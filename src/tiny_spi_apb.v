==> flow/design.v <==
module tiny_spi_apb(
   input	  PRESETn,
   input	  PCLK,
   input	  PENABLE,
   input	  PWRITE,
   output [31:0]  PRDATA,
   input [31:0]   PWDATA,
   input [4:0]	  PADDR,
   input 	  PSEL, 
   output 	  PREADY, 
   output	  int_o,
   output	  MOSI_oe,  
   output	  MOSI,
   output	  SCLK,
   input	  MISO,
   output reg [DEVSEL_NUM-1:0]MCS
   );
	localparam BAUD_WIDTH = 8;
	parameter SPI_MODE = 0;
	parameter BC_WIDTH = 3;
	parameter DEVSEL_NUM = 1;
	localparam DIV_WIDTH = BAUD_WIDTH;
	wire rst_i = !PRESETn;
	wire [2:0]adr_i = PADDR[4:2];
	reg [7:0]	  sft8, buf_reg8;
	wire [7:0]	  sr8_sf;
	reg [BC_WIDTH - 1:0]		bit_cnt, bit_cnt_next;
	reg [DIV_WIDTH - 1:0]	baud_reg;
	reg [DIV_WIDTH - 1:0]	baud_cnt, baud_cnt_next;
	reg op_read,curr_rd;
    reg [2:0] exec_bitnum,curr_bitnum;
	wire		  misod;
	wire		  cstb, data_wsel, baud_wsel, istb, dstb;
	reg		  sclk_reg;
	reg		  sf, load_flag;
	reg		  buf_flg;    
	reg		  txren, txeen;
	wire 	  tx_rdy, tx_end;
	wire		  cpol, cpha;
	reg		  cpolr, cphar;
	wire 	  wr;
	assign PREADY = 1'b1;  
	assign wr = PENABLE & PSEL & PWRITE & PREADY;
	assign data_wsel = wr & (adr_i == 1);
	assign istb = wr & (adr_i == 0);
	assign cstb = wr & (adr_i == 0);
	assign baud_wsel = wr & (adr_i == 0);
	assign dstb = wr & (adr_i == 3);
	assign sr8_sf = { sft8[6:0],misod };
	assign PRDATA =
		      ({16'b0,4'b0,txren, txeen,cpolr,cphar,baud_reg} & {32{(adr_i == 0)}})
		    | (buf_reg8 & {32{(adr_i == 1)}})
		    | ({ tx_rdy, tx_end } & {32{(adr_i == 2)}})
			| ( MCS & {32{(adr_i == 3)}})
		    ;
	parameter
	IDLE = 0,
	PHASE1 = 1,
	PHASE2 = 2;
   	reg [1:0] spi_seq, spi_seq_next;
   	always @(posedge PCLK or posedge rst_i)
	if (rst_i)
		spi_seq <= IDLE;
	else
		spi_seq <= spi_seq_next;
   	always @(posedge PCLK)
    begin
		baud_cnt <= baud_cnt_next;
		bit_cnt <= bit_cnt_next;
    end
   always @(*)
     begin
		sclk_reg = cpol;
		baud_cnt_next = (baud_reg[DIV_WIDTH - 1:1]==0)?1:baud_reg[DIV_WIDTH - 1:1]; 
		bit_cnt_next = bit_cnt;
		load_flag = 1'b0;
		sf = 1'b0;
		case (spi_seq)
		IDLE:
			begin
				if (buf_flg)
				begin
					bit_cnt_next = curr_bitnum;
					load_flag = 1'b1;
					spi_seq_next = PHASE2;
				end
				else
					spi_seq_next = IDLE;
			end
		PHASE2:
			begin
				sclk_reg = (cpol ^ cpha);
				if (baud_cnt == 0)
					spi_seq_next = PHASE1;
				else
				begin
					baud_cnt_next = baud_cnt - 1;
					spi_seq_next = PHASE2;
				end
			end
		PHASE1:
			begin
			sclk_reg = ~(cpol ^ cpha);
			if (baud_cnt == 0)
				begin
					bit_cnt_next = bit_cnt -1;
					sf = 1'b1;
					if (bit_cnt == 0)
					begin
						load_flag = 1'b1;
						if (buf_flg)
						begin
							bit_cnt_next = exec_bitnum;
							spi_seq_next = PHASE2;
						end
						else
							spi_seq_next = IDLE;
					end
					else
						spi_seq_next = PHASE2;
				end
			else
				begin
					baud_cnt_next = baud_cnt - 1;
					spi_seq_next = PHASE1;
				end
			end
		default:spi_seq_next = IDLE;
		endcase
     end
   always @(posedge PCLK)
     begin
		if (cstb)  
			{ cpolr, cphar } <= PWDATA[9:8];
		else
			{ cpolr, cphar } <= { cpolr, cphar };
		if (istb)  
			{ txren, txeen } <= PWDATA[11:10];
		else
			{ txren, txeen } <= { txren, txeen };
		if (baud_wsel)  
			baud_reg <= PWDATA;
		else
			baud_reg <= baud_reg;
		if (load_flag)    
			curr_rd <= op_read;
		else
			curr_rd <= curr_rd;
		if (load_flag)    
			curr_bitnum <= exec_bitnum;
		else
			curr_bitnum <= curr_bitnum;
		if (load_flag)    
			sft8 <= buf_reg8;
		else if (sf)
			sft8 <= sr8_sf;
		else
			sft8 <= sft8;
		if (data_wsel)  
			buf_reg8 <= PWDATA;
		else if (load_flag)
			buf_reg8 <= (spi_seq == IDLE) ? sft8 : sr8_sf;
		else
			buf_reg8 <= buf_reg8;
		if (data_wsel)  
			op_read <= PWDATA[15];
		else
			op_read <= op_read;
		if (data_wsel)  
			exec_bitnum <= PWDATA[14]?PWDATA[10:8]:3'h7;
		else
			exec_bitnum <= exec_bitnum;
     end  
   always @(posedge PCLK or posedge rst_i)
     begin
		if (rst_i)
			buf_flg <= 1'b0;
		else if (data_wsel)
			buf_flg <= 1'b1;
		else if (load_flag)
			buf_flg <= 1'b0;
		else
			buf_flg <= buf_flg;
     end
	always @(posedge PCLK or posedge rst_i)
    begin
		if (rst_i)
			MCS <= {DEVSEL_NUM{1'b1}};
		else if (dstb)
			MCS <= PWDATA;
		else
			MCS <= MCS;
    end
	assign { cpol, cpha } = ((SPI_MODE >= 0) & (SPI_MODE < 4)) ?
							SPI_MODE : { cpolr, cphar };
	assign tx_end = (spi_seq == IDLE);
	assign tx_rdy = ~buf_flg;
	assign int_o = (tx_rdy & txren) | (tx_end & txeen);
	assign SCLK = sclk_reg;
	assign MOSI = sft8[7];
	assign MOSI_oe=(!curr_rd) & (spi_seq != IDLE);
	assign misod = MISO;
endmodule
# --- Reports on tiny_spi_apb ---
# What the tools print for tiny_spi_apb, step after step.
# Lines are those of the file above, counted from 1.
# Operators: Yosys type, input widths -> output width; for muxes data width and select width s.
# Library cell names are shortened.
design:
  design: "tiny_spi_apb"
  clk_port: "PCLK"
  library: "sky130hd"
  pvt_corner: "tt_025C_1v80"

# --- Word level ---
# Counts by Yosys on the flattened word-level netlist (proc, flatten, opt, wreduce; memories kept). Register bits leave out memories and registers merged into their read ports (data or address). Print and check cells are left out. Cells with the same type and inputs are merged into one.
bits:
  ff_bits: 51
  inputBits: 43
  out_inout_bits: 38
  word_cells: 81
classes:
  addsub: 2
  n_eq: 7
  mux: 27
  n_logic: 17
  reduce_and_logical: 12
op_table:
  columns: ["op", "n"]
  rows:
  - ["$or 32x32->32", 3]
  - ["$mux 8", 7]
  - ["$and 1x32->32", 1]
  - ["$and 12x32->32", 1]
  - ["$and 2x32->32", 1]
  - ["$and 8x32->32", 1]
  - ["$mux 3", 4]
  - ["$and 1x1->1", 8]
  - ["$reduce_bool 2->1", 4]
  - ["$sub 8x1->8 const B", 1]
  - ["$logic_not 8->1", 1]
  - ["$mux 2", 4]
  - ["$mux 1", 8]
  - ["$logic_not 7->1", 1]
  - ["$mux 7", 1]
  - ["$eq 3x2->1 const B", 2]
  - ["$logic_not 3->1", 2]
  - ["$pmux 3 s2", 1]
  - ["$pmux 2 s3", 1]
  - ["$ne 2x2->1 const B", 2]
  - ["$sub 3x1->3 const B", 1]
  - ["$eq 3x1->1 const B", 1]
  - ["$reduce_and 3->1", 1]
  - ["$eq 2x1->1 const B", 1]
  - ["$eq 2x2->1 const B", 1]
  - ["$logic_not 2->1", 1]
  - ["$reduce_or 2->1", 1]
  - ["$pmux 1 s2", 1]
# Not listed: further kinds 3, cells in them 3.

# --- Longest topological paths ---
# Longest topological path by Yosys (ltp), each cell counted once; first at word level (registers and memories cut), then after technology mapping (sequential cells cut; the memories' decode and read muxes count).
logic_depth:
  word_depth: 6
  ABC_AREA: 0
  depth_mapped: 6
  depth_no_buf: 5

# --- After synthesis ---
# Source: synth_stat.txt of the flow (Yosys; design flattened, memories mapped). It holds for the ABC_AREA given above (unset counts as 0); a run with the other value may have another netlist.
# The area totals of this step are shown rounded.
by_type:
  columns: ["cell_type", "n", "area_total_um2"]
  rows:
  - ["edfxtp_1", 39, 1.17E+03]
  - ["mux2_2", 27, 304.042]
  - ["dfxtp_1", 8, 160.154]
  - ["buf_4", 21, 157.651]
  - ["mux2i_1", 14, 140.134]
  - ["ha_1", 8, 100.096]
  - ["dfrtp_1", 3, 75.072]
  - ["nor2_1", 15, 56.304]
  - ["inv_1", 14, 52.55]
  - ["o21ai_0", 7, 35.034]
  - ["mux2_4", 2, 30.029]
  - ["dfstp_2", 1, 26.275]
  - ["nand2_1", 7, 26.275]
  - ["or3b_2", 3, 26.275]
  - ["xor2_1", 3, 26.275]
  - ["a21oi_1", 5, 25.024]
  - ["mux4_2", 1, 22.522]
  - ["nor4_4", 1, 21.27]
# Not listed: further types 26, cells in them 43.
synth_totals:
  mapped_cells: 222
  area_um2: 2770
  seqArea_um2: 1430
  ff_cells: 51
  n_buf: 26

# --- Worst setup path after synthesis ---
# Source: OpenSTA report_checks on the synthesized netlist (no wires, ideal clock, input and output delay 20% of the period each), path of least setup slack; recovery checks are left aside. Register names are those of the netlist, which keeps one name where synthesis merged equal registers.
synth_timing:
  path_type: "reg-to-reg"
  from: "register spi_seq[0]"
  to: "register buf_reg8[0]"
  tclk_ns: 2.32
  setup_ns: 0.367
  t_first_pin_ns: 0.000
  arrival_time_ns: 1.821
  required_ns: 1.953
  slack_ns: 0.133
  path_delay_ns: 2.188
  path_stages: 6
  n_path_buf: 1
  synth_period_reached_ns: 2.187
# "path_delay_ns" is the arrival time less input delay plus setup time.
# "path_stages" counts driving pins, that of a launching flip-flop among them; a cell with two outputs on the path counts twice.
# "synth_period_reached_ns" = period - worst setup slack (recovery checks aside). The figure is calculated, with input and output delays left at 20% of the set period.
# The rows between start and end are the longest chain of elaborated cells between them; the timing report does not say that the signal goes this way. Where chains are equally long, one stands for them.
# Each line given opens the expression or statement behind the cell; cells for indexed reads and writes are added by Yosys, which also makes memories of some case tables.
# At most two assigning lines are given for a register; there are more.
# Only ways into the end's enable, where the timed path ends, are counted here.
synth_via:
  cell_sequence: "dfrtp_1 ha_1 buf_2 and3b_1 a32oi_2 o21ai_0"
  elab_chain_len: 3
  cone_cells: 4
  cone_classes: "eq/ne (1); mux (1); reduce/logical (2)"
synth_rtl:
  columns: ["item", "line_no", "source"]
  rows:
  - ["from (decl)", 60, "reg [1:0] spi_seq, spi_seq_next;"]
  - ["from (assign)", 63, "spi_seq <= IDLE;"]
  - ["from (assign)", 65, "spi_seq <= spi_seq_next;"]
  - ["$eq 2x1->1", 78, "case (spi_seq)"]
  - ["$pmux 1 s2", 78, null]
  - ["$reduce_bool 2->1", null, null]
  - ["to (assign)", 162, "buf_reg8 <= (spi_seq == IDLE) ? sft8 : sr8_sf;"]
  - ["to (assign)", 164, "buf_reg8 <= buf_reg8;"]
  - ["to (decl)", 25, "reg [7:0] sft8, buf_reg8;"]
# Some nets on the timed path still bear RTL names; the line given drives or declares the net.
synth_nets:
  columns: ["signal", "line_no"]
  rows:
  - ["SCLK", 78]

# --- Worst path after layout ---
# Path of least setup slack in the final report of flow run 2 (OpenROAD, finished layout, wires in). Where an end is a register, its clock arrival counts in the times.
layout_timing:
  path_type: "reg-to-output"
  from: "register spi_seq[1]"
  to: "output port PRDATA[0]"
  tclk_ns: 2.44
  output_delay_ns: 0.49
  t_first_pin_ns: 0.29
  arrival_time_ns: 1.61
  required_ns: 1.95
  slack_ns: 0.35
  path_stages: 6
  n_path_buf: 1
# The rows between start and end are the longest chain of elaborated cells between them; the timing report does not say that the signal goes this way. Where chains are equally long, one stands for them.
layout_via:
  cell_sequence: "dfrtp_1 inv_2 ha_4 mux4_2 nor2b_4 buf_6"
  elab_chain_len: 4
  cone_cells: 4
  cone_classes: "logic (3); reduce/logical (1)"
layout_rtl:
  columns: ["item", "line_no", "source"]
  rows:
  - ["from (decl)", 60, "reg [1:0] spi_seq, spi_seq_next;"]
  - ["from (assign)", 63, "spi_seq <= IDLE;"]
  - ["from (assign)", 65, "spi_seq <= spi_seq_next;"]
  - ["$logic_not 2->1", 196, "assign tx_end = (spi_seq == IDLE);"]
  - ["$and 2x32->32", 53, "| ({ tx_rdy, tx_end } & {32{(adr_i == 2)}})"]
  - ["$or 32x32->32 x2", 51, "({16'b0,4'b0,txren, txeen,cpolr,cphar,baud_reg} & {32{(adr_i == 0)}})"]
  - ["to (decl)", 6, "output [31:0]  PRDATA,"]

Hand-over note for tiny_spi_apb

Measured data: module tiny_spi_apb, platform sky130hd, 2 stored runs of the flow under differing settings, order arbitrary. Input and output delays are each 20% of the period that was set; the output load is 0.01 pF.
By "clock_period_reached_ns" is meant the clock period of the run minus its worst setup slack. This is arithmetic on one report: input and output delays are still those of the set period (20% each).
"worst_path_time_ns" means the part of the period allowed to the worst setup path (the constraints hold back 20% at inputs and 20% at outputs) less its slack; where the path has registers, the arrival times of their clocks count too.
"power_mw": no workload was simulated; the value follows from the tool's default switching activity.
Measured values are rounded.

--- flow run 1 ---
==> flow/run.sh <==
#!/bin/bash
# the make line also repeats the synthesis and layout settings of config.mk as NAME=value (left out here)
make -C /OpenROAD-flow-scripts/flow DESIGN_CONFIG=/design/flow/config.mk WORK_HOME=/design/flow/orfs CLKGATE_MAP_FILE= finish
==> flow/config.mk <==
export PLATFORM = sky130hd
export DESIGN_NAME = tiny_spi_apb
export DESIGN_NICKNAME = tiny_spi_apb
export VERILOG_FILES = /design/flow/design.v
export SDC_FILE = /design/flow/constraint.sdc
export NUM_CORES = 4
export LEC_CHECK = 0
export ABC_AREA = 1
export CAP_MARGIN = 20
export CELL_PAD_IN_SITES_DETAIL_PLACEMENT = 1
export CELL_PAD_IN_SITES_GLOBAL_PLACEMENT = 0
export CORE_MARGIN = 7
export CORE_UTILIZATION = 61
export GPL_TIMING_DRIVEN = 0
export PLACE_DENSITY_LB_ADDON = 0.09
export SETUP_SLACK_MARGIN = -0.1
export SLEW_MARGIN = 40
export TNS_END_PERCENT = 60
==> flow/constraint.sdc <==
create_clock -name core_clock -period 1.39 [get_ports {PCLK}]
set_input_delay 0.2780 -clock core_clock [delete_from_list [all_inputs] [get_ports {PCLK}]]
set_output_delay 0.2780 -clock core_clock [all_outputs]
set_load 0.01 [all_outputs]

==> results, as YAML <==
outcome: "did not finish, placement stopped with DPL-0033"

--- flow run 2 ---
==> flow/run.sh <==
#!/bin/bash
# the make line also repeats the synthesis and layout settings of config.mk as NAME=value (left out here)
make -C /OpenROAD-flow-scripts/flow DESIGN_CONFIG=/design/flow/config.mk WORK_HOME=/design/flow/orfs CLKGATE_MAP_FILE= finish
==> flow/config.mk <==
export PLATFORM = sky130hd
export DESIGN_NAME = tiny_spi_apb
export DESIGN_NICKNAME = tiny_spi_apb
export VERILOG_FILES = /design/flow/design.v
export SDC_FILE = /design/flow/constraint.sdc
export NUM_CORES = 4
export LEC_CHECK = 0
export CAP_MARGIN = 20
export CORE_MARGIN = 2
export CORE_UTILIZATION = 40
export SETUP_SLACK_MARGIN = 0.67
export SLEW_MARGIN = 20
==> flow/constraint.sdc <==
create_clock -name core_clock -period 2.44 [get_ports {PCLK}]
set_input_delay 0.4880 -clock core_clock [delete_from_list [all_inputs] [get_ports {PCLK}]]
set_output_delay 0.4880 -clock core_clock [all_outputs]
set_load 0.01 [all_outputs]

==> results, as YAML <==
results:
  timing.setup.tns_ns: 0.000
  ws_setup_ns: 0.346
  die_area_um2: 7590
  clock_period_reached_ns: 2.094
  final_stdcell_area_um2: 3860
  layout_utilization_pct: 57.2
  synth_area_um2: 2770
  worst_path_time_ns: 1.61
  worst_path_kind: "reg-to-output"
  power_mw: 2.81

End of note.
